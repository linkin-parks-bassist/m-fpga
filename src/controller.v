==> flow/design.v <==
`default_nettype none
module control_unit
	#(
		parameter n_blocks 			= 256,
		parameter data_width 		= 16
	)
	(
		input wire clk,
		input wire reset,
		input wire [7:0] in_byte,
		input wire in_valid,
		output reg [$clog2(n_blocks)	  - 1 : 0] block_target,
		output reg reg_target,
		output reg [32	  - 1 : 0] instr_out,
		output reg [data_width 			  - 1 : 0] data_out,
		output reg [2 * data_width 		  - 1 : 0] delay_size_out,
		output reg [2 * data_width 		  - 1 : 0] init_delay_out,
		output reg [1:0] block_instr_write,
		output reg [1:0] block_reg_write,
		output reg [1:0] reg_writes_commit,
		input wire [1:0] pipeline_regfiles_syncing,
		output reg [1:0] alloc_delay,
		output reg [1:0] pipeline_full_reset,
		input wire [1:0] pipeline_resetting,
		output reg [1:0] pipeline_enables,
		output reg [1:0] pipeline_reset,
		output reg swap_pipelines,
		input wire pipelines_swapping,
		output reg current_pipeline,
		output reg set_input_gain,
		output reg set_output_gain,
		output reg next,
		output reg health_monitor_enable,
		output reg health_monitor_reset,
		input wire health,
		output reg invalid,
		output wire [7:0] control_state,
		output reg  [7:0] spi_byte_out
	);
	reg [7:0] in_byte_latched;
	reg [7:0] command = 0;
	localparam instr_n_bytes = 32 / 8;
	reg [2:0] state = READY;
	reg [2:0] state_prev = READY;
    assign control_state = {4'd0, timeout_blinker, timeout_active, programming, |state};
	reg wait_one = 0;
	wire ready = (state == READY);
	localparam block_bytes 		= (n_blocks > 256) ? 2 : 1;
	localparam data_bytes		= (data_width == 24) ? 3 : 2;
	localparam instr_bytes   	= 4;
	localparam delay_addr_bytes = 3;
	localparam max_bytes_needed = 6;
	reg [$clog2(max_bytes_needed) - 1 : 0] byte_ctr;
	reg [$clog2(max_bytes_needed) - 1 : 0] bytes_needed;
	reg [max_bytes_needed * 8 - 1 : 0] bytes_in;
	wire [7:0] byte_0_in = bytes_in[7:0];
	wire [7:0] byte_1_in = bytes_in[15:8];
	wire [7:0] byte_2_in = bytes_in[23:16];
	wire [7:0] byte_3_in = bytes_in[31:24];
	wire [7:0] byte_4_in = bytes_in[39:32];
	wire [7:0] byte_5_in = bytes_in[47:40];
	wire [8 * block_bytes - 1 : 0] instr_write_block;
	wire [8 * block_bytes - 1 : 0] reg_write_block;
	generate
		if (block_bytes == 2) begin
			assign instr_write_block = {byte_5_in, byte_4_in};
			assign reg_write_block = {byte_3_in, byte_2_in};
		end else begin
			assign instr_write_block = byte_4_in;
			assign reg_write_block = byte_2_in;
		end
	endgenerate
    localparam READY      		  = 3'd0;
    localparam LISTEN     		  = 3'd1;
    localparam EXECUTE    		  = 3'd2;
    localparam SWAP_WARMUP  	  = 3'd3;
    localparam SWAP_WAIT  		  = 3'd4;
    localparam RESET_WAIT 		  = 3'd5;
    localparam INITIAL_RESET_WAIT = 3'd6;
	wire front_pipeline = current_pipeline;
	wire back_pipeline = ~current_pipeline;
    reg [15 : 0] total_bytes;
    reg [31:0] timeout_ctr;
    reg [31:0] timeout_max;
    reg timeout;
    wire timeout_blinker = |timeout_blinker_ctr;
    reg [31:0] timeout_blinker_ctr;
    reg programming;
    reg ignore_command;
    reg timeout_active;
    localparam warmup_cycles = 326530;
    reg warmup;
    reg [31:0] warmup_ctr;
    localparam SPI_RESPONSE_OK 				= 8'd0;
    localparam SPI_RESPONSE_INITIALISING	= 8'd1;
    localparam SPI_RESPONSE_PROGRAMMING 	= 8'd2;
    localparam SPI_RESPONSE_REJECTED		= 8'd3;
    localparam SPI_RESPONSE_TIMEOUT			= 8'd4;
	always @(posedge clk) begin
		reg_writes_commit <= 0;
		wait_one <= 0;
		next 	<= 0;
		invalid <= 0;
		swap_pipelines <= 0;
		pipeline_reset <= 0;
		pipeline_full_reset <= 0;
		block_instr_write <= 0;
		block_reg_write   <= 0;
		alloc_delay <= 0;
		set_input_gain  <= 0;
		set_output_gain <= 0;
        timeout <= 0;
        state_prev <= state;
        health_monitor_reset <= 0;
		pipeline_enables <= 2'b00;
		if (reset) begin
			state 		<= INITIAL_RESET_WAIT;
            state_prev  <= INITIAL_RESET_WAIT;
			pipeline_full_reset <= 2'b11;
			wait_one <= 1;
			current_pipeline <= 0;
			byte_ctr <= 0;
			bytes_in <= 0;
			health_monitor_enable <= 0;
            total_bytes <= 0;
            programming <= 0;
            reg_target <= 0;
            ignore_command <= 0;
            timeout_active <= 0;
			ignore_command <= 0;
			timeout_ctr <= 0;
            timeout_max <= 32'd11250000;
            spi_byte_out <= SPI_RESPONSE_INITIALISING;
		end else if (timeout) begin
			pipeline_full_reset[back_pipeline] <= 1;
			programming 	<= 0;
			timeout_active 	<= 0;
			timeout_ctr 	<= 0;
			ignore_command  <= 0;
			state 			<= RESET_WAIT;
            timeout_max 	<= 32'd11250000;
            spi_byte_out 	<= SPI_RESPONSE_TIMEOUT;
            timeout_blinker_ctr <= 32'd112500000;
		end else begin
			if (timeout_active | programming) begin
				if ((wait_one && in_valid) || state_prev != state)
					timeout_ctr <= 0;
				else if (timeout_ctr == timeout_max - 1)
					timeout <= 1;
				else
					timeout_ctr <= timeout_ctr + 1;
			end
			if (timeout_blinker_ctr != 0)
				timeout_blinker_ctr <= timeout_blinker_ctr - 1;
			case (state)
				READY: begin
					timeout_active <= 0;
					ignore_command <= 0;
					if (!wait_one && in_valid) begin
						command <= in_byte;
						wait_one <= 1;
						next <= 1;
						state <= LISTEN;
						byte_ctr <= 0;
						bytes_in <= 0;
                        total_bytes <= total_bytes + 1;
						case (in_byte)
							8'd1: begin
								programming <= 1;
								state <= READY;
								spi_byte_out <= 0;
								spi_byte_out <= SPI_RESPONSE_PROGRAMMING;
							end
							8'd2: begin
								bytes_needed <= block_bytes + instr_bytes;
								if (!programming) ignore_command <= 1;
							end
							8'd3: begin
								reg_target <= 0;
								bytes_needed <= block_bytes + data_bytes;
								if (!programming) ignore_command <= 1;
							end
							8'd4: begin
								reg_target <= 1;
								bytes_needed <= block_bytes + data_bytes;
								if (!programming) ignore_command <= 1;
							end
							8'd5: begin
								bytes_needed <= 2 * delay_addr_bytes;
								if (!programming) ignore_command <= 1;
							end
							8'd13: begin
								reg_target <= 0;
								bytes_needed <= block_bytes + data_bytes;
							end
							8'd14: begin
								reg_target <= 1;
								bytes_needed <= block_bytes + data_bytes;
							end
							8'd15: begin
								reg_writes_commit[front_pipeline] <= 1;
								state <= READY;
							end
							8'd10: begin
								if (programming) begin
									programming <= 0;
									reg_writes_commit[back_pipeline] <= 1;
									pipeline_enables [back_pipeline] <= 1;
									health_monitor_enable <= 1;
									health_monitor_reset <= 1;
									warmup_ctr <= 0;
									state <= SWAP_WARMUP;
								end else begin
									state <= READY;
								end
							end
							8'd11: begin
								bytes_needed <= data_bytes;
							end
							8'd12: begin
								bytes_needed <= data_bytes;
							end
							default: begin
								state <= READY;
							end
						endcase
					end
				end
				LISTEN: begin
					timeout_active <= 1;
					if (!wait_one && in_valid) begin
						bytes_in <= (bytes_in << 8) | in_byte;
						if (byte_ctr == bytes_needed - 1) begin
							state <= ignore_command ? READY : EXECUTE;
							timeout_active <= 0;
						end else begin
							byte_ctr <= byte_ctr + 1;
						end
						next <= 1;
						wait_one <= 1;
					end
				end
				EXECUTE: begin
					case (command)
						8'd2: begin
							block_target <= instr_write_block;
							instr_out 	 <= {byte_3_in, byte_2_in, byte_1_in, byte_0_in};
							block_instr_write[back_pipeline] <= 1;
							state <= READY;
							wait_one <= 1;
						end
						8'd3: begin
							timeout_active <= 1;
							if (!pipelines_swapping && !pipeline_resetting[back_pipeline] && !pipeline_regfiles_syncing[back_pipeline]) begin
								block_target <= reg_write_block;
								reg_target <= 0;
								data_out <= {byte_1_in, byte_0_in};
								block_reg_write[back_pipeline] <= 1;
								state <= READY;
							end
						end
						8'd4: begin
							timeout_active <= 1;
							if (!pipelines_swapping && !pipeline_resetting[back_pipeline] && !pipeline_regfiles_syncing[back_pipeline]) begin
								block_target <= reg_write_block;
								reg_target <= 1;
								data_out <= {byte_1_in, byte_0_in};
								block_reg_write[back_pipeline] <= 1;
								state <= READY;
							end
						end
						8'd5: begin
							delay_size_out <= {8'd0, byte_5_in, byte_4_in, byte_3_in};
							init_delay_out <= {8'd0, byte_2_in, byte_1_in, byte_0_in};
							alloc_delay[back_pipeline] <= 1;
							state <= READY;
						end
						8'd13: begin
							timeout_active <= 1;
							if (pipelines_swapping) begin
								state <= READY;
							end else if (!pipeline_regfiles_syncing[front_pipeline]) begin
								block_target <= reg_write_block;
								reg_target <= 0;
								data_out <= {byte_1_in, byte_0_in};
								block_reg_write[front_pipeline] <= 1;
								state <= READY;
							end
						end
						8'd14: begin
							timeout_active <= 1;
							if (pipelines_swapping) begin
								state <= READY;
							end else if (!pipeline_regfiles_syncing[front_pipeline]) begin
								block_target <= reg_write_block;
								reg_target <= 1;
								data_out <= {byte_1_in, byte_0_in};
								block_reg_write[front_pipeline] <= 1;
								state <= READY;
							end
						end
						8'd11: begin
							data_out <= {byte_1_in, byte_0_in};
							set_input_gain <= 1;
							state <= READY;
						end
						8'd12: begin
							data_out <= {byte_1_in, byte_0_in};
							set_output_gain <= 1;
							state <= READY;
						end
					endcase
				end
				SWAP_WARMUP: begin
					timeout_active <= 0;
					if (warmup_ctr == warmup_cycles) begin
						if (health) begin
							swap_pipelines <= 1;
							swap_pipelines <= 1;
							state <= SWAP_WAIT;
							spi_byte_out <= SPI_RESPONSE_OK;
						end else begin
							pipeline_full_reset[back_pipeline] <= 1;
							state <= READY;
							spi_byte_out <= SPI_RESPONSE_REJECTED;
						end
						health_monitor_enable <= 0;
						health_monitor_reset <= 1;
						warmup_ctr <= 0;
					end else begin
						warmup_ctr <= warmup_ctr + 1;
					end
				end
				SWAP_WAIT: begin
					timeout_active <= 1;
					if (!wait_one && !pipelines_swapping) begin
						current_pipeline <= ~current_pipeline;
						pipeline_full_reset[front_pipeline] <= 1;
						pipeline_enables   [front_pipeline] <= 0;
						wait_one <= 1;
						state <= RESET_WAIT;
					end
				end
				RESET_WAIT: begin
					timeout_active <= 1;
					if (!wait_one && !(|pipeline_resetting)) begin
						state <= READY;
					end
				end
				INITIAL_RESET_WAIT: begin
					timeout_active <= 1;
					if (!wait_one && !(|pipeline_resetting[front_pipeline])) begin
						state <= READY;
						pipeline_enables[front_pipeline] <= 1;
						spi_byte_out <= SPI_RESPONSE_OK;
					end
				end
			endcase
		end
	end
endmodule
`default_nettype wire
# Tool chain data of control_unit
# The steps from the RTL of control_unit to its reports follow in flow order.
# Line numbers count from 1 in the design file above.
# Operators carry their Yosys type and port widths (W data, S select, Z words).
# Cell names lack the library's common part.
# The mark -- stands for no value.
dict set report setup {
  top_module {control_unit}
  clock {clk}
  library {sky130hd}
  corner {tt_025C_1v80}
}

# Word level
# Yosys after proc, flatten, opt, wreduce and memory -nomap, before mapping. Memory bits, and registers merged into a memory's read port (data or address), are not among the register bits. Print and check cells are not counted.
dict set report bits {
  latch_bits 0
  mem_count 0
  out_inout_bits 159
  mem_bits_rw 0
  reg_bits 301
  in_bits 17
  romBits 0
  clocked_rd_ports_x_width 0
  word_cells 304
}
dict set report classes {
  n_eq 65
  add_sub_neg 7
  n_reduce_logical 74
  n_logic 14
  cmp 0
  n_shift 7
  n_mul 0
  div 0
  mux 101
}
# operator n
set ops {}
lappend ops {{$mux W32} 7}
lappend ops {{$pmux W48 S2} 1}
lappend ops {{$mux W48} 2}
lappend ops {{$eq A8 B4 Y1 const B} 10}
lappend ops {{$add A32 B1 Y32 const B} 2}
lappend ops {{$pmux W32 S2} 1}
lappend ops {{$mux W8} 7}
lappend ops {{$or A48 B8 Y48} 1}
lappend ops {{$pmux W16 S3} 1}
lappend ops {{$pmux W8 S3} 2}
lappend ops {{$mux W16} 3}
lappend ops {{$ne A3 B3 Y1 const B} 15}
lappend ops {{$mux W3} 15}
lappend ops {{$reduce_or A4 Y1} 9}
lappend ops {{$eq A3 B32 Y1} 1}
lappend ops {{$sub A32 B1 Y32 const B} 1}
lappend ops {{$eq A32 B19 Y1 const B} 1}
lappend ops {{$eq A32 B24 Y1 const B} 1}
lappend ops {{$reduce_bool A32 Y1} 1}
lappend ops {{$reduce_or A32 Y1} 1}
lappend ops {{$eq A8 B2 Y1 const B} 4}
lappend ops {{$eq A8 B3 Y1 const B} 4}
lappend ops {{$mux W2} 16}
lappend ops {{$ne A2 B2 Y1 const B} 15}
lappend ops {{$mux W1} 29}
lappend ops {{$reduce_and A11 Y1} 2}
lappend ops {{$pmux W3 S7} 1}
lappend ops {{$reduce_or A2 Y1} 10}
# Other operator kinds: 44; their cells: 105.

# Depth
# Depth = most cells in a row (Yosys ltp): at word level without a register or memory, in the mapped netlist without a sequential cell, where the memories' decode and read muxes count.
dict set report logic_depth {
  depth_word 9
  ABC_AREA 0
  ltp_mapped 8
  depth_no_buf 8
}

# Synthesis result
# Source: synth_stat.txt of the flow (Yosys; design flattened, memories mapped). It holds for the ABC_AREA given above (unset counts as 0); a run with the other value may have another netlist.
dict set report mapped {
  buffers 87
  sequential_area_mm2 0.0077674
  cells 1206
  mapped_area_mm2 0.0129199
  ff_cells 300
}
# cell n type_area_um2
set by_type {}
lappend by_type {edfxtp_1 176 5.29E+03}
lappend by_type {dfxtp_1 124 2.48E+03}
lappend by_type {nand2_1 152 570.547}
lappend by_type {nor2_1 128 480.461}
lappend by_type {xnor2_1 53 464.195}
lappend by_type {a21oi_1 82 410.394}
lappend by_type {xor2_1 39 341.578}
lappend by_type {buf_4 31 232.723}
lappend by_type {nand3_1 38 190.182}
lappend by_type {clkbuf_1 49 183.926}
lappend by_type {nor3_1 34 170.163}
lappend by_type {nand4_1 25 156.4}
lappend by_type {o21ai_0 29 145.139}
lappend by_type {nor4_1 21 131.376}
lappend by_type {and3_1 20 125.12}
lappend by_type {or3_1 20 125.12}
lappend by_type {nor4b_1 13 113.859}
lappend by_type {mux2_2 8 90.086}
# Other cell types: 49; their cells: 164.

# Worst setup path after synthesis
# OpenSTA on the mapped netlist: ideal clock, no wires. The path of least setup slack (recovery checks aside). Input and output delay are each 20% of the period. Register names are those of the netlist, which keeps one name where synthesis merged equal registers.
dict set report synth_path {
  path_type {input -> register}
  start {input reset}
  end {register delay_size_out[0]}
  delay_ps 6180
  setup_time_ps 595
  arrival_time_ps 7207
  input_delay_ps 1622
  path_buffers 0
  clock_period_ps 8110
  path_slack_ps 308
  path_stages 3
  launch_ps 1622
  required_ps 7515
  period_less_setup_slack_ps 7802
}
# "delay_ps" is the arrival time less input delay plus setup time.
# "path_stages" counts driving pins, that of a launching flip-flop among them; a cell with two outputs on the path counts twice.
# "period_less_setup_slack_ps" = period - worst setup slack (recovery checks aside). The figure is calculated, with input and output delays left at 20% of the set period.
# Between the ends stands the longest chain of elaborated cells between them, by number of cells; it is not shown to be the way that was timed. Of several equally long chains one is given.
# A line is the first line of the expression or statement that the cell stems from. Yosys adds cells for indexed reads and writes and turns some case tables into memories.
dict set report synth_between {
  path_cell_list {nor2_1 > nand4_1 > nor4b_1}
  elab_chain_cells 2
  cone_cells 2
  lines_between 0
  cone_classes {logic: 1; reduce/logical: 1}
}
# element line_no
set synth_rtl {}
lappend synth_rtl {{start: declaration} 9} ;# input wire reset,
lappend synth_rtl {{$not A1 Y1} --}
lappend synth_rtl {{$reduce_and A4 Y1} --}
lappend synth_rtl {{end: assignment} 273} ;# delay_size_out <= {8'd0, byte_5_in, byte_4_in, byte_3_in};
lappend synth_rtl {{end: declaration} 16} ;# output reg [2 * data_width - 1 : 0] delay_size_out,

# Worst path after layout
# Path of least setup slack in the final report of run 1 (OpenROAD, finished layout, wires in). Where an end is a register, its clock arrival counts in the times.
# The path's times are printed in steps of 10 ps; the period is the one set.
dict set report layout_path {
  path_type {register -> output}
  start {register timeout_blinker_ctr[23]}
  end {output control_state[3]}
  output_delay_ps 1780
  path_stages 8
  launch_ps 530
  path_buffers 1
  clock_period_ps 8880
  required_ps 7100
  path_slack_ps 3880
  arrival_time_ps 3220
}
# Between the ends stands the longest chain of elaborated cells between them, by number of cells; it is not shown to be the way that was timed. Of several equally long chains one is given.
dict set report layout_between {
  path_cell_list {edfxtp_1 > or4_1 > or2_1 > nor3_1 > nand2b_1 > nor3_1 > inv_1 > clkdlybuf4s50_1}
  elab_chain_cells 1
  cone_cells 1
  lines_between 1
  cone_classes {reduce/logical: 1}
}
# element line_no
set layout_rtl {}
lappend layout_rtl {{start: declaration} 87} ;# reg [31:0] timeout_blinker_ctr;
lappend layout_rtl {{start: assignment} 143} ;# timeout_blinker_ctr <= 32'd112500000;
lappend layout_rtl {{start: assignment} 154} ;# timeout_blinker_ctr <= timeout_blinker_ctr - 1;
lappend layout_rtl {{$reduce_or A32 Y1} 86} ;# wire timeout_blinker = |timeout_blinker_ctr;
lappend layout_rtl {{end: declaration} 37} ;# output wire [7:0] control_state,

; Flow measurements of control_unit on sky130hd: 2 stored runs with different settings, listed in no order. Input and output delays are each 20% of the period that was set; the output load is 0.01 pF.
; "timing.achieved_period_ps" is the run's clock period less its worst setup slack. It is reckoned from that one timing run; input and output delays stay at 20% of the period that was set.
; "worst_setup_path_time_ps" means the part of the period allowed to the worst setup path (the constraints hold back 20% at inputs and 20% at outputs) less its slack; where the path has registers, the arrival times of their clocks count too.
; "total_power_mw" rests on the timing tool's default activity at the inputs, not on a simulated workload.
; "worst_setup_path_time_ps" is known to 10 ps.

[run 1: settings]
period_ns = 8.88
CORE_UTILIZATION = 18
SETUP_SLACK_MARGIN = 2.44
PLACE_DENSITY_LB_ADDON = 0.18
CORE_MARGIN = 5
CELL_PAD_IN_SITES_GLOBAL_PLACEMENT = 0
ABC_AREA = 0
CTS_CLUSTER_SIZE = 22
CTS_CLUSTER_DIAMETER = 116
CAP_MARGIN = 20
SLEW_MARGIN = 20
[run 1: results]
synth_area_mm2 = 0.0129199
total_die_area_mm2 = 0.077234
finalCellArea_mm2 = 0.0159666
finalUtil_pct = 22.4
worstSetupSlack_ps = 3882
fin_tns_ps = 0
ws_hold_ps = 440
total_power_mw = 2.669
timing.achieved_period_ps = 4998
worst_setup_path_time_ps = 3220
worst_path_kind = register -> output

[run 2: settings]
period_ns = 7.76
SETUP_SLACK_MARGIN = 0.15
CAP_MARGIN = 20
CORE_MARGIN = 2
CORE_UTILIZATION = 40
SLEW_MARGIN = 20
[run 2: results]
synth_area_mm2 = 0.0129199
total_die_area_mm2 = 0.033753
finalCellArea_mm2 = 0.0158327
finalUtil_pct = 49.9
worstSetupSlack_ps = 3013
fin_tns_ps = 0
ws_hold_ps = 430
total_power_mw = 3.606
timing.achieved_period_ps = 4747
worst_setup_path_time_ps = 3200
worst_path_kind = register -> output
