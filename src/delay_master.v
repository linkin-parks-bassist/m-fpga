==> flow/design.v <==
`default_nettype none
module delay_master #(parameter data_width  = 16,
					  parameter n_buffers   = 32,
					  parameter memory_size = 8192)
	(
		input wire clk,
		input wire reset,
		input wire enable,
		input wire read_req,
		input wire alloc_req,
		input wire write_req,
		output reg signed [data_width - 1 : 0] data_out,
		output reg read_valid,
		output reg write_ack,
		input wire [data_width - 1 : 0] read_handle,
		input wire [data_width - 1 : 0] write_handle,
		input wire signed [data_width - 1 : 0] write_data,
		input wire signed [data_width - 1 : 0] write_inc,
		input wire [	addr_width - 1 : 0] alloc_size,
		input wire [2 * data_width - 1 : 0] alloc_delay,
		output reg mem_read_req,
		output reg mem_write_req,
		output reg 		  [addr_width - 1 : 0] mem_read_addr,
		input wire signed [data_width - 1 : 0] mem_data_in,
		output reg [addr_width - 1 : 0] mem_write_addr,
		output reg signed [data_width - 1 : 0] mem_data_out,
		input wire mem_read_valid,
		input wire mem_write_ack,
		output reg invalid_read,
		output reg invalid_write,
		output reg invalid_alloc,
		output wire any_buffers
	);
	localparam DELAY_FORMAT = 8;
	localparam addr_width   = $clog2(memory_size);
	localparam delay_width  = addr_width + DELAY_FORMAT;
	localparam handle_width = $clog2(n_buffers);
	assign any_buffers = |n_buffers_allocd;
	localparam IDLE 	 	= 3'd0;
	localparam WRITE_1		= 3'd1;
	localparam WRITE_2	 	= 3'd2;
	localparam WRITE_3	 	= 3'd3;
	localparam WRITE_4	 	= 3'd4;
	localparam WRITE_5	 	= 3'd5;
	localparam WRITE_6	 	= 3'd6;
	localparam WRITE_7	 	= 3'd7;
	localparam buf_info_width = addr_width + addr_width + delay_width + addr_width + data_width + 1 + 1;
	reg [buf_info_width - 1 : 0] buf_info [n_buffers - 1 : 0];
	reg [addr_width  - 1 : 0] addr;
	reg [addr_width  - 1 : 0] size;
	reg [delay_width - 1 : 0] delay;
	reg [addr_width  - 1 : 0] position;
	reg signed [data_width : 0] gain;
	reg wrapped;
	reg [buf_info_width - 1 : 0] buf_info_read;
	reg [buf_info_width - 1 : 0] buf_info_write_data;
	reg [buf_info_width - 1 : 0] buf_info_cuck_data;
	reg [handle_width   - 1 : 0] buf_info_write_handle;
	reg [handle_width   - 1 : 0] buf_info_read_handle;
	reg  buf_info_write_enable;
	always @(posedge clk) begin
		if (buf_info_write_enable)
			buf_info[buf_info_write_handle] <= buf_info_write_data;
		buf_info_read <= buf_info[buf_info_read_handle];
	end
	reg [n_buffers  - 1 : 0] buf_data_invalid;
	reg [n_buffers  - 1 : 0] buffer_initd;
	reg [data_width - 1 : 0] buf_data [n_buffers - 1 : 0];
	reg buf_data_write_enable;
	always @(posedge clk) begin
		if (buf_data_write_enable) begin
			buf_data[write_handle_r] <= buf_data_new;
		end
	end
	reg [addr_width - 1 : 0] alloc_addr;
	reg [2:0] write_state;
	wire [addr_width - 1 : 0] delay_offset = delay >> DELAY_FORMAT;
	wire [addr_width - 1 : 0] delay_addr = (delay_offset > position) ? addr + position - delay_offset + size
																		 : addr + position - delay_offset;
	reg [addr_width + DELAY_FORMAT - 1 : 0] write_inc_clamped;
	wire 		[addr_width + DELAY_FORMAT - 1 : 0] max_delay 	   = (size << DELAY_FORMAT);
	wire signed [addr_width + DELAY_FORMAT - 1 : 0] max_delay_inc = max_delay - delay;
	wire signed [addr_width + DELAY_FORMAT - 1 : 0] min_delay_inc = -delay;
	reg [$clog2(n_buffers + 1) - 1 : 0] n_buffers_allocd;
	wire buffers_exhausted 	= (n_buffers_allocd == n_buffers);
	wire alloc_too_big		= alloc_addr + alloc_size > memory_size;
	reg read_wait;
	reg [data_width - 1 : 0] read_wait_handle;
	reg signed [data_width - 1 : 0] buf_data_in;
	reg signed [data_width - 1 : 0] buf_data_new;
	reg signed [data_width - 1 : 0] write_data_r;
	reg signed [data_width - 1 : 0] write_inc_r;
	reg        [data_width - 1 : 0] write_handle_r;
	wire signed [2 * data_width - 1 : 0] product = $signed(buf_data_in) * $signed(gain);
	wire [addr_width  - 1 : 0] alloc_size_wm  = alloc_size [addr_width  - 1 : 0];
	wire [delay_width - 1 : 0] alloc_delay_wm = alloc_delay[delay_width - 1 : 0];
	reg read_wait_one;
	always @(posedge clk) begin
		write_ack <= 0;
		read_valid <= 0;
		buf_info_write_enable <= 0;
		buf_data_write_enable <= 0;
		invalid_alloc <= 0;
		invalid_write <= 0;
		invalid_read  <= 0;
		read_wait_one <= 0;
		if (reset) begin
			write_state <= IDLE;
			buf_data_invalid <= 0;
			n_buffers_allocd <= 0;
			buffer_initd <= 0;
			alloc_addr <= 0;
			read_wait <= 0;
			mem_read_req <= 0;
			mem_write_req <= 0;
		end else if (alloc_req) begin
			if (alloc_too_big || buffers_exhausted) begin
				invalid_alloc <= 1;
			end else begin
				alloc_addr <= alloc_addr + alloc_size;
				buffer_initd[n_buffers_allocd] <= 1;
				n_buffers_allocd <= n_buffers_allocd + 1;
                buf_info_write_data <= '0;
				buf_info_write_data[buf_info_width                  - 1 : buf_info_width -     addr_width              ] <= alloc_addr;
				buf_info_write_data[buf_info_width - 1 * addr_width - 1 : buf_info_width - 2 * addr_width              ] <= alloc_size_wm;
				buf_info_write_data[buf_info_width - 2 * addr_width - 1 : buf_info_width - 2 * addr_width - delay_width] <= alloc_delay_wm;
				buf_info_write_handle <= n_buffers_allocd;
				buf_info_write_enable <= 1;
				buf_data_new <= 0;
				write_handle_r <= n_buffers_allocd;
				buf_data_write_enable <= 1;
			end
		end else if (enable) begin
			if (read_wait) begin
				if (buf_data_write_enable) begin
					data_out <= buf_data_new;
					read_valid <= 1;
					read_wait <= 0;
					read_wait_one <= 1;
				end else if (write_state == IDLE) begin
					data_out <= buf_data[read_wait_handle];
					read_valid <= 1;
					read_wait <= 0;
					read_wait_one <= 1;
				end
			end else if (!read_wait_one && read_req) begin
				if (buf_data_invalid[read_handle]) begin
					read_wait <= 1;
					read_wait_handle <= read_handle;
				end else begin
					data_out <= buf_data[read_handle];
					read_valid <= 1;
					read_wait_one <= 1;
				end
			end
			case (write_state)
				IDLE: begin
					if (write_req) begin
						write_data_r <= write_data;
						write_inc_r <= write_inc;
						write_handle_r <= write_handle;
						buf_info_read_handle <= write_handle;
						invalid_write <= !buffer_initd[write_handle];
						write_inc_clamped <= (write_inc > max_delay_inc)
											  ? max_delay_inc
											  : ((write_inc < min_delay_inc)
												  ? min_delay_inc
												  : write_inc);
						write_state <= buffer_initd[write_handle] ? WRITE_1 : IDLE;
						write_ack <= 1;
					end
				end
				WRITE_1: begin
					write_state <= WRITE_2;
				end
				WRITE_2: begin
					{addr, size, delay, position, gain, wrapped} <= buf_info_read;
					write_state <= WRITE_3;
				end
				WRITE_3: begin
					buf_data_invalid[write_handle_r] <= 1;
					mem_data_out   <= write_data_r;
					mem_write_addr <= addr + position;
					mem_write_req  <= 1;
					write_state <= WRITE_4;
				end
				WRITE_4: begin
					if (mem_write_ack) begin
						mem_write_req <= 0;
						mem_read_addr <= delay_addr;
						mem_read_req  <= 1;
						delay <= delay + write_inc_clamped;
						write_state <= WRITE_5;
					end
				end
				WRITE_5: begin
					if (mem_read_valid) begin
						buf_data_in 	<= mem_data_in;
						mem_read_req 	<= 0;
						write_state <= WRITE_6;
					end
				end
				WRITE_6: begin
					buf_data_new <= product >>> 15;
					buf_data_write_enable <= 1;
					if (position == size - 1) begin
						wrapped <= 1;
						position <= 0;
					end else begin
						position <= position + 1;
					end
					if (wrapped && gain < 16'b0100000000000000)
						gain <= gain + 16'b0000000001000000;
					write_state <= WRITE_7;
				end
				WRITE_7: begin
					buf_info_write_data <= {addr, size, delay, position, gain, wrapped};
					buf_info_write_handle <= write_handle_r;
                    buf_data_invalid[write_handle_r] <= 0;
					buf_info_write_enable <= 1;
					write_state <= IDLE;
				end
			endcase
		end
	end
endmodule
`default_nettype wire
---- From RTL to reports: delay_master ----
Tool output for the design above, in the order of the flow.
Line numbers count from 1 in the design file above.
Operators carry their Yosys type and port widths (W data, S select, Z words).
Cell names lack the library's common part.
The mark -- stands for no value.
inputs
  top ..................................... delay_master
  clock input ............................. clk
  standard-cell library ................... sky130hd
  corner .................................. tt_025C_1v80

---- Elaborated design ----
Source: Yosys, flattened and elaborated, memories not mapped. Widths are those after wreduce. Print and check cells do not count.
Yosys's memory passes give these memory sizes; they may raise the number of words (mostly to a power of two), join words into wider ones and drop unused or constant bits.
cells by class
  $add $sub $neg .......................... 14
  multiply operators ...................... 1
  magnitude comparators ................... 5
  equal/unequal tests ..................... 17
  shift operators ......................... 5
  multiplexer cells ....................... 82
  bitwise gates (word level) .............. 15
  reduce/logical cells .................... 43
operator list
  operator                   number
  $mul A16 B17 Y31           1
  $mux W16                   15
  $mux W21                   7
  $mux W13                   10
  $mux W31                   4
  $or A32 B32 Y32            3
  $mux W78                   1
  $shift A1 B17 Y32 const A  2
  $shiftx A32 B16 Y1         2
  $and A32 B32 Y32           2
  $not A32 Y32               2
  $pmux W32 S2               1
  $pmux W21 S2               1
  $reduce_and A5 Y1          8
  $add A13 B13 Y13           3
  $mux W5                    7
  $pmux W17 S2               1
  $shift A1 B7 Y32 const A   1
  $eq A13 B32 Y1             1
  $pmux W13 S2               1
  $mux W1                    26
  $reduce_and A4 Y1          6
  $pmux W3 S8                1
  $gt A16 B21 Y1             1
  $lt A16 B21 Y1             1
  $add A21 B21 Y21           1
  $sub A21 B21 Y21           1
  $neg A21 Y21               1
Not listed: further kinds 35, cells in them 71.
word-level totals
  flip-flop bits (word level) ............. 409
  memory bits (writable) .................. 3,008
  clocked read ports x word width ......... 94
  memory cells ............................ 2
  input bits .............................. 133
memories
  name      depth  bits a word  rd ports  wr ports  RTL line  RTL
  buf_info  32     78           1         1         48        reg [buf_info_width - 1 : 0] buf_info [n_buffers - 1 : 0];
  buf_data  32     16           2         1         68        reg [data_width - 1 : 0] buf_data [n_buffers - 1 : 0];

---- Depth ----
Yosys ltp: most cells in a row. Word level: on the elaborated netlist, between registers, memories and ports. Mapped: between sequential cells and ports; inverters and the memories' decode and read muxes count.
depth
  word-level depth ........................ 6
  ABC_AREA ................................ 0
  gate-level depth with buffers ........... 25
  mapped depth without buffers ............ 23

---- Mapped cells and area ----
Source: synth_stat.txt of the flow (Yosys; design flattened, memories mapped). It holds for the ABC_AREA given above (unset counts as 0); a run with the other value may have another netlist.
synthesis totals
  cell count .............................. 7,731
  mapped area ............................. 0.1477917 mm^2
  mapped flip-flops ....................... 3,500
cell types
  type      number  total area (um^2)
  edfxtp_1  3,322   9.98E+04
  mux4_2    928     2.09E+04
  fa_1      266     5.33E+03
  dfxtp_1   178     3.56E+03
  ha_1      219     2.74E+03
  nand2_1   421     1.58E+03
  mux2_2    136     1.53E+03
  inv_1     389     1,460.15
  clkbuf_1  284     1.07E+03
  xnor2_1   109     954.666
  nor2_1    225     844.56
  and2_1    128     800.768
  a21oi_1   119     595.571
  o21ai_0   107     535.514
  mux2i_1   52      520.499
  nand3_1   102     510.49
  xor2_1    44      385.37
  nor2b_1   61      381.616
Other cell types: 73; their cells: 641.

---- Path before layout ----
Source: OpenSTA report_checks on the synthesized netlist (no wires, ideal clock, input and output delay 20% of the period each), path of least setup slack; recovery checks are left aside. Register names are those of the netlist, which keeps one name where synthesis merged equal registers.
path after synthesis
  path type ............................... input to register
  from .................................... in alloc_size[0]
  to ...................................... reg buf_info_write_data[0]
  clock period ............................ 10,300 ps
  input delay ............................. 2,060 ps
  launch time at the first pin ............ 2,060 ps
  data arrival time ....................... 8,782 ps
  data required time ...................... 9,749 ps
  slack ................................... 966 ps
  delay of the path ....................... 7,273 ps
  stages on the path ...................... 11
  synthesis period reached ................ 9,334 ps
"delay of the path" is the arrival time less input delay plus setup time.
"stages on the path" counts driving pins, that of a launching flip-flop among them; a cell with two outputs on the path counts twice.
"synthesis period reached" is the clock period less the worst setup slack; recovery checks do not enter. This is arithmetic on one report: input and output delays are still those of the set period (20% each).
The rows between start and end are the longest chain of elaborated cells between them; the timing report does not say that the signal goes this way. Where chains are equally long, one stands for them.
Each line given opens the expression or statement behind the cell; cells for indexed reads and writes are added by Yosys, which also makes memories of some case tables.
The path ends at the enable pin of a flip-flop; only ways to that pin are counted.
on the way, after synthesis
  cell sequence ........................... ha_1 -> fa_1 -> a211oi_4 -> o21ai_2 -> a311o_1 -> a2111oi_4 -> nand4_2 -> o31ai_2 -> nand3_1 -> buf_2 -> a21oi_1
  length of the longest elaborated chain .. 5
  elaborated cells between the ends (all ways) .. 5
  RTL lines with such cells ............... 2
ends and longest elaborated chain, after synthesis
  what                RTL line  RTL
  from (decl)         19        input wire [ addr_width - 1 : 0] alloc_size,
  $add A13 B13 Y14    86        wire alloc_too_big = alloc_addr + alloc_size > memory_size;
  $gt A14 B14 Y1      86
  $logic_or A1 B1 Y1  117       if (alloc_too_big || buffers_exhausted) begin
  $ne A2 B2 Y1        --
  $reduce_and A4 Y1   --
  to (assign)         123       buf_info_write_data <= '0;
  to (assign)         217       buf_info_write_data <= {addr, size, delay, position, gain, wrapped};
  to (decl)           56        reg [buf_info_width - 1 : 0] buf_info_write_data;

---- Timing after layout ----
From the final timing report of job 1: the path of least setup slack in the routed layout; clock arrival at registers is part of the times.
The path's times are printed in steps of 10 ps; the period is the one set.
path after layout
  path type ............................... register to register
  from .................................... reg buf_data_in[4]
  to ...................................... reg buf_data_new[10]
  clock period ............................ 10,400 ps
  launch time at the first pin ............ 910 ps
  data arrival time ....................... 7,590 ps
  data required time ...................... 11,050 ps
  slack ................................... 3,460 ps
  stages on the path ...................... 19
The rows between start and end are the longest chain of elaborated cells between them; the timing report does not say that the signal goes this way. Where chains are equally long, one stands for them.
on the way, after layout
  cell sequence ........................... edfxtp_1 -> and2_1 -> fa_1 -> inv_1 -> fa_1 -> fa_1 -> fa_1 -> inv_1 -> fa_1 -> fa_1 -> ha_1 -> a2111o_1 -> a21oi_1 -> o21ai_0 -> a32o_1 -> a221oi_1 -> o21ai_0 -> o21ai_0 -> o31ai_1
  length of the longest elaborated chain .. 4
  elaborated cells between the ends (all ways) .. 4
  RTL lines with such cells ............... 4
ends and longest elaborated chain, after layout
  what              RTL line  RTL
  from (decl)       89        reg signed [data_width - 1 : 0] buf_data_in;
  from (assign)     198       buf_data_in <= mem_data_in;
  $mul A16 B17 Y31  94
  $mux W16          156       case (write_state)
  $mux W16          133       end else if (enable) begin
  $mux W16          116       end else if (alloc_req) begin
  to (assign)       129       buf_data_new <= 0;
  to (assign)       204
  to (decl)         90        reg signed [data_width - 1 : 0] buf_data_new;

Ticket comment

Module delay_master, platform sky130hd: 2 stored runs of the flow (Yosys, OpenROAD) with differing settings, in no particular order. Input and output delays are each 20% of the period that was set; the output load is 0.01 pF.
"period achieved" = clock period - worst setup slack. The figure is calculated, with input and output delays left at 20% of the set period.
"allowed time less slack (worst setup path)": the worst setup path's part of the clock period (all of it between registers, 20% less for each end at a port) less its slack. A launch clock that arrives late makes it longer, a capture clock that arrives late makes it shorter.
"overall power": no workload was simulated; the value follows from the tool's default switching activity.
"allowed time less slack (worst setup path)" is given in steps of 10 ps.

---- job 1 ----
settings
  period_ns = 10.4
  CORE_UTILIZATION = 71
  CAP_MARGIN = 20
  CORE_MARGIN = 2
  SLEW_MARGIN = 20
results
  standard-cell area after routing ........ 0.164786 mm^2
  period achieved ......................... 6,941 ps
  allowed time less slack (worst setup path) .. 6,940 ps
  worst setup path kind ................... register to register
  setup TNS ............................... 0 ps
  overall power ........................... 30,130 uW
  cell area after synthesis ............... 0.1477917 mm^2
  area inside the die boundary ............ 0.211821 mm^2
  post-route worst hold slack ............. 405 ps
  post-route utilization .................. 79.6%
  setup slack of the worst path ........... 3,459 ps

---- job 2 ----
settings
  period_ns = 9.46
  CORE_UTILIZATION = 40
  SETUP_SLACK_MARGIN = -0.16
  PLACE_DENSITY_LB_ADDON = 0.2
  HOLD_SLACK_MARGIN = 0.05
  CORE_MARGIN = 6
  CTS_CLUSTER_SIZE = 85
  CTS_CLUSTER_DIAMETER = 73
  MAX_ROUTING_LAYER = met5
  CAP_MARGIN = 20
  SLEW_MARGIN = 20
results
  post-route utilization .................. 44.4%
  setup slack of the worst path ........... 2,454 ps
  standard-cell area after routing ........ 0.162744 mm^2
  allowed time less slack (worst setup path) .. 7,010 ps
  worst setup path kind ................... register to register
  area inside the die boundary ............ 0.384214 mm^2
  post-route worst hold slack ............. 398 ps
  setup TNS ............................... 0 ps
  overall power ........................... 28,841 uW
  cell area after synthesis ............... 0.1477917 mm^2
  period achieved ......................... 7,006 ps
